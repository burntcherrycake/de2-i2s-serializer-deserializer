==> flow/design.v <==
module processing (
	input LRCK,
	input [15:0] AUD_IN,
	output reg [15:0] AUD_OUT,
	output reg LED_OUT
);
reg [15:0] hold[0:10];
always @(posedge LRCK) begin
	AUD_OUT = hold[10];
	hold[10] = hold[10] + hold [9] + hold[8] + hold[7] + hold[6] + hold[5] + hold[4] + hold[3] + hold[2] + hold[1] + hold[0] + AUD_IN;
	hold[9] = hold [9] + hold[8] + hold[7] + hold[6] + hold[5] + hold[4] + hold[3] + hold[2] + hold[1] + hold[0] + AUD_IN;
	hold[8] = hold[8] + hold[7] + hold[6] + hold[5] + hold[4] + hold[3] + hold[2] + hold[1] + hold[0] + AUD_IN;
	hold[7] = hold[7] + hold[6] + hold[5] + hold[4] + hold[3] + hold[2] + hold[1] + hold[0] + AUD_IN;
	hold[6] = hold[6] + hold[5] + hold[4] + hold[3] + hold[2] + hold[1] + hold[0] + AUD_IN;
	hold[5] = hold[5] + hold[4] + hold[3] + hold[2] + hold[1] + hold[0] + AUD_IN;
	hold[4] = hold[4] + hold[3] + hold[2] + hold[1] + hold[0] + AUD_IN;
	hold[3] = hold[3] + hold[2] + hold[1] + hold[0] + AUD_IN;
	hold[2] = hold[2] + hold[1] + hold[0] + AUD_IN;
	hold[1] = hold[1] + hold[0] + AUD_IN;
	hold[0] = hold[0] + AUD_IN;
end
endmodule
# ---- Step by step through the tools: processing
# What the tools print for processing, step after step.
# Lines are those of the file above, counted from 1.
# Operators: Yosys type, input widths -> output width; for muxes data width and select width s.
# A cell with n/a has no value.
dict set report inputs {
  top {processing}
  clk_port {LRCK}
  cell_library {sky130hd}
  lib_corner {tt_025C_1v80}
}

# ---- Word-level counts
# Source: Yosys, flattened and elaborated. Widths are those after wreduce; folded enables and synchronous resets count as part of the registers. Registers that Yosys merges into a memory's read port (data or address) are not register bits. Print and check cells do not count. Equal cells are merged and count once.
dict set report bits {
  word_cells 78
  rom_bits 0
  n_memories 0
  clocked_rd_ports_x_width 0
  latch_bits 0
  ff_bits 192
  out_inout_bits 17
  ram_bits 0
}
dict set report op_classes {
  addsub 66
  n_logic 0
  n_cmp 0
  n_shift 0
  muxes 0
  multipliers 0
  n_div 0
  n_reduce_logical 0
  eq_ne 0
}
# operator count
set op_table {}
lappend op_table {{$add 16x16->16} 66}

# ---- Longest topological paths
# Depth = most cells in a row (Yosys ltp): at word level without a register or memory, in the mapped netlist without a sequential cell, where the memories' decode and read muxes count.
dict set report depth {
  word_depth 11
  ABC_AREA 1
  depth_mapped 20
  depth_no_buf 20
}

# ---- Netlist
# Source: synth_stat.txt of the flow (Yosys; design flattened, memories mapped). It holds for the ABC_AREA given above (unset counts as 0); a run with the other value may have another netlist.
# Totals and module areas in this step are rounded.
# cell count
set by_type {}
lappend by_type {sky130_fd_sc_hd__fa_1 317}
lappend by_type {sky130_fd_sc_hd__dfxtp_1 192}
lappend by_type {sky130_fd_sc_hd__ha_1 167}
lappend by_type {sky130_fd_sc_hd__inv_1 465}
lappend by_type {sky130_fd_sc_hd__xor2_1 104}
lappend by_type {sky130_fd_sc_hd__a21oi_1 154}
lappend by_type {sky130_fd_sc_hd__nand2_1 200}
lappend by_type {sky130_fd_sc_hd__xnor2_1 56}
lappend by_type {sky130_fd_sc_hd__nand3_1 49}
lappend by_type {sky130_fd_sc_hd__o21ai_0 48}
lappend by_type {sky130_fd_sc_hd__nor2_1 63}
lappend by_type {sky130_fd_sc_hd__a21o_1 8}
lappend by_type {sky130_fd_sc_hd__nor3_1 11}
lappend by_type {sky130_fd_sc_hd__o2111ai_1 6}
lappend by_type {sky130_fd_sc_hd__nand2_2 6}
lappend by_type {sky130_fd_sc_hd__a31oi_1 5}
lappend by_type {sky130_fd_sc_hd__nand4_1 5}
lappend by_type {sky130_fd_sc_hd__o21bai_1 4}
# Other cell types: 20; their cells: 36.
dict set report mapped {
  sequential_area_um2 3800
  cells 1896
  n_buf 1
  synth_area_um2 18000
  ff_cells 192
}

# ---- Timing after synthesis
# Path of least setup slack by OpenSTA after synthesis, without wires, with an ideal clock, recovery checks aside; 20% of the period is set as input and as output delay. Where synthesis merged equal registers, the netlist keeps one of their names.
dict set report synth_timing {
  path_kind {input -> register}
  startpoint {input AUD_IN[2]}
  endpoint {register hold[10][14]}
  setup_slack_ns 0.902
  setup_time_ns 0.072
  t_required_ns 6.488
  clock_period_ns 6.56
  path_delay_ns 4.346
  input_delay_ns 1.312
  launch_ns 1.312
  driving_pins 19
  t_arrival_ns 5.586
  path_buffers 0
  period_less_setup_slack_ns 5.658
}
# "path_delay_ns" is the arrival time less input delay plus setup time.
# "driving_pins": output pins that drive a net of the path, with the launching flip-flop's if there is one; two outputs of one cell count as two.
# "period_less_setup_slack_ns" = period - worst setup slack (recovery checks aside). The figure is calculated, with input and output delays left at 20% of the set period.
# Between the ends stands the longest chain of elaborated cells between them, by number of cells; it is not shown to be the way that was timed. Of several equally long chains one is given.
# Each line given opens the expression or statement behind the cell; cells for indexed reads and writes are added by Yosys, which also makes memories of some case tables.
dict set report synth_between {
  cell_sequence {sky130_fd_sc_hd__fa_1 sky130_fd_sc_hd__inv_1 sky130_fd_sc_hd__fa_1 sky130_fd_sc_hd__fa_1 sky130_fd_sc_hd__inv_1 sky130_fd_sc_hd__fa_1 sky130_fd_sc_hd__inv_1 sky130_fd_sc_hd__fa_1 sky130_fd_sc_hd__inv_1 sky130_fd_sc_hd__ha_1 sky130_fd_sc_hd__fa_1 sky130_fd_sc_hd__nand3_1 sky130_fd_sc_hd__nand2_1 sky130_fd_sc_hd__a21oi_1 sky130_fd_sc_hd__o21ai_0 sky130_fd_sc_hd__a21oi_1 sky130_fd_sc_hd__nor2_1 sky130_fd_sc_hd__nor2_1 sky130_fd_sc_hd__xnor2_1}
  elab_chain_len 1
}
# element line_no
set synth_lines {}
lappend synth_lines {{from (decl)} 3} ;# input [15:0] AUD_IN,
lappend synth_lines {{$add 16x16->16} 10} ;# hold[10] = hold[10] + hold [9] + hold[8] + hold[7] + hold[6] + hold[5] + hold[4] + hold[3] + hold[2] + hold[1] ...
lappend synth_lines {{to (assign)} 10}
lappend synth_lines {{to (decl)} 7} ;# reg [15:0] hold[0:10];

# ---- Path in the finished layout
# From the final timing report of flow run A: the path of least setup slack in the routed layout; clock arrival at registers is part of the times.
dict set report layout_timing {
  path_kind {input -> register}
  startpoint {input AUD_IN[3]}
  endpoint {register hold[8][13]}
  launch_ns 1.55
  clock_period_ns 7.75
  driving_pins 19
  setup_slack_ns 1.28
  t_arrival_ns 6.87
  t_required_ns 8.15
  path_buffers 1
  input_delay_ns 1.55
  setup_time_ns 0.07
}
# Between the ends stands the longest chain of elaborated cells between them, by number of cells; it is not shown to be the way that was timed. Of several equally long chains one is given.
dict set report layout_between {
  cell_sequence {sky130_fd_sc_hd__clkdlybuf4s50_1 sky130_fd_sc_hd__fa_1 sky130_fd_sc_hd__inv_1 sky130_fd_sc_hd__fa_1 sky130_fd_sc_hd__fa_1 sky130_fd_sc_hd__inv_1 sky130_fd_sc_hd__fa_1 sky130_fd_sc_hd__fa_1 sky130_fd_sc_hd__ha_1 sky130_fd_sc_hd__nand3b_1 sky130_fd_sc_hd__nand2_1 sky130_fd_sc_hd__a21oi_1 sky130_fd_sc_hd__inv_1 sky130_fd_sc_hd__nand2_1 sky130_fd_sc_hd__nand2_1 sky130_fd_sc_hd__a21oi_1 sky130_fd_sc_hd__o21ai_0 sky130_fd_sc_hd__a21oi_1 sky130_fd_sc_hd__xor2_1}
  elab_chain_len 1
}
# element line_no
set layout_lines {}
lappend layout_lines {{from (decl)} 3} ;# input [15:0] AUD_IN,
lappend layout_lines {{$add 16x16->16} 12} ;# hold[8] = hold[8] + hold[7] + hold[6] + hold[5] + hold[4] + hold[3] + hold[2] + hold[1] + hold[0] + AUD_IN;
lappend layout_lines {{to (assign)} 12}
lappend layout_lines {{to (decl)} 7} ;# reg [15:0] hold[0:10];

; 2 stored runs of processing in the flow (synthesis by Yosys, layout by OpenROAD, sky130hd cells), in arbitrary order. Constraints: input delay and output delay 20% of the set period each, output load 0.01 pF.
; "clock_period_reached_ns" means the clock period less the worst setup slack. The figure is calculated, with input and output delays left at 20% of the set period.
; "worst_path_ns" means the part of the period allowed to the worst setup path (the constraints hold back 20% at inputs and 20% at outputs) less its slack; where the path has registers, the arrival times of their clocks count too.
; Values from the reports are rounded here.

[flow run A: settings]
period_ns = 7.75
CORE_UTILIZATION = 65
PLACE_DENSITY_LB_ADDON = 0.25
CORE_ASPECT_RATIO = 0.7
CELL_PAD_IN_SITES_GLOBAL_PLACEMENT = 0
ABC_AREA = 1
GPL_ROUTABILITY_DRIVEN = 0
CTS_CLUSTER_SIZE = 86
CTS_CLUSTER_DIAMETER = 22
MAX_ROUTING_LAYER = met5
CAP_MARGIN = 20
CORE_MARGIN = 2
SLEW_MARGIN = 20
[flow run A: results]
worst_hold_slack_ns = 0.37
final_setup_ws_ns = 1.3
utilization_pct = 71
stdcell_area_um2 = 20000
tns_ns = 0.000
synth_chip_area_um2 = 18000
die_area_um2 = 30000
clock_period_reached_ns = 6.468
worst_path_ns = 4.92
worst_path_kind = input -> register

[flow run B: settings]
period_ns = 5.02
CORE_UTILIZATION = 41
SETUP_SLACK_MARGIN = 1.27
PLACE_DENSITY_LB_ADDON = 0.11
CORE_ASPECT_RATIO = 0.55
CELL_PAD_IN_SITES_DETAIL_PLACEMENT = 0
CTS_CLUSTER_SIZE = 39
MIN_ROUTING_LAYER = met2
CAP_MARGIN = 20
CORE_MARGIN = 2
SLEW_MARGIN = 20
[flow run B: results]
worst_hold_slack_ns = 0.37
final_setup_ws_ns = -0.53
utilization_pct = 55
stdcell_area_um2 = 24000
tns_ns = -9.5
synth_chip_area_um2 = 18000
die_area_um2 = 45000
clock_period_reached_ns = 5.548
worst_path_ns = 4.54
worst_path_kind = input -> register
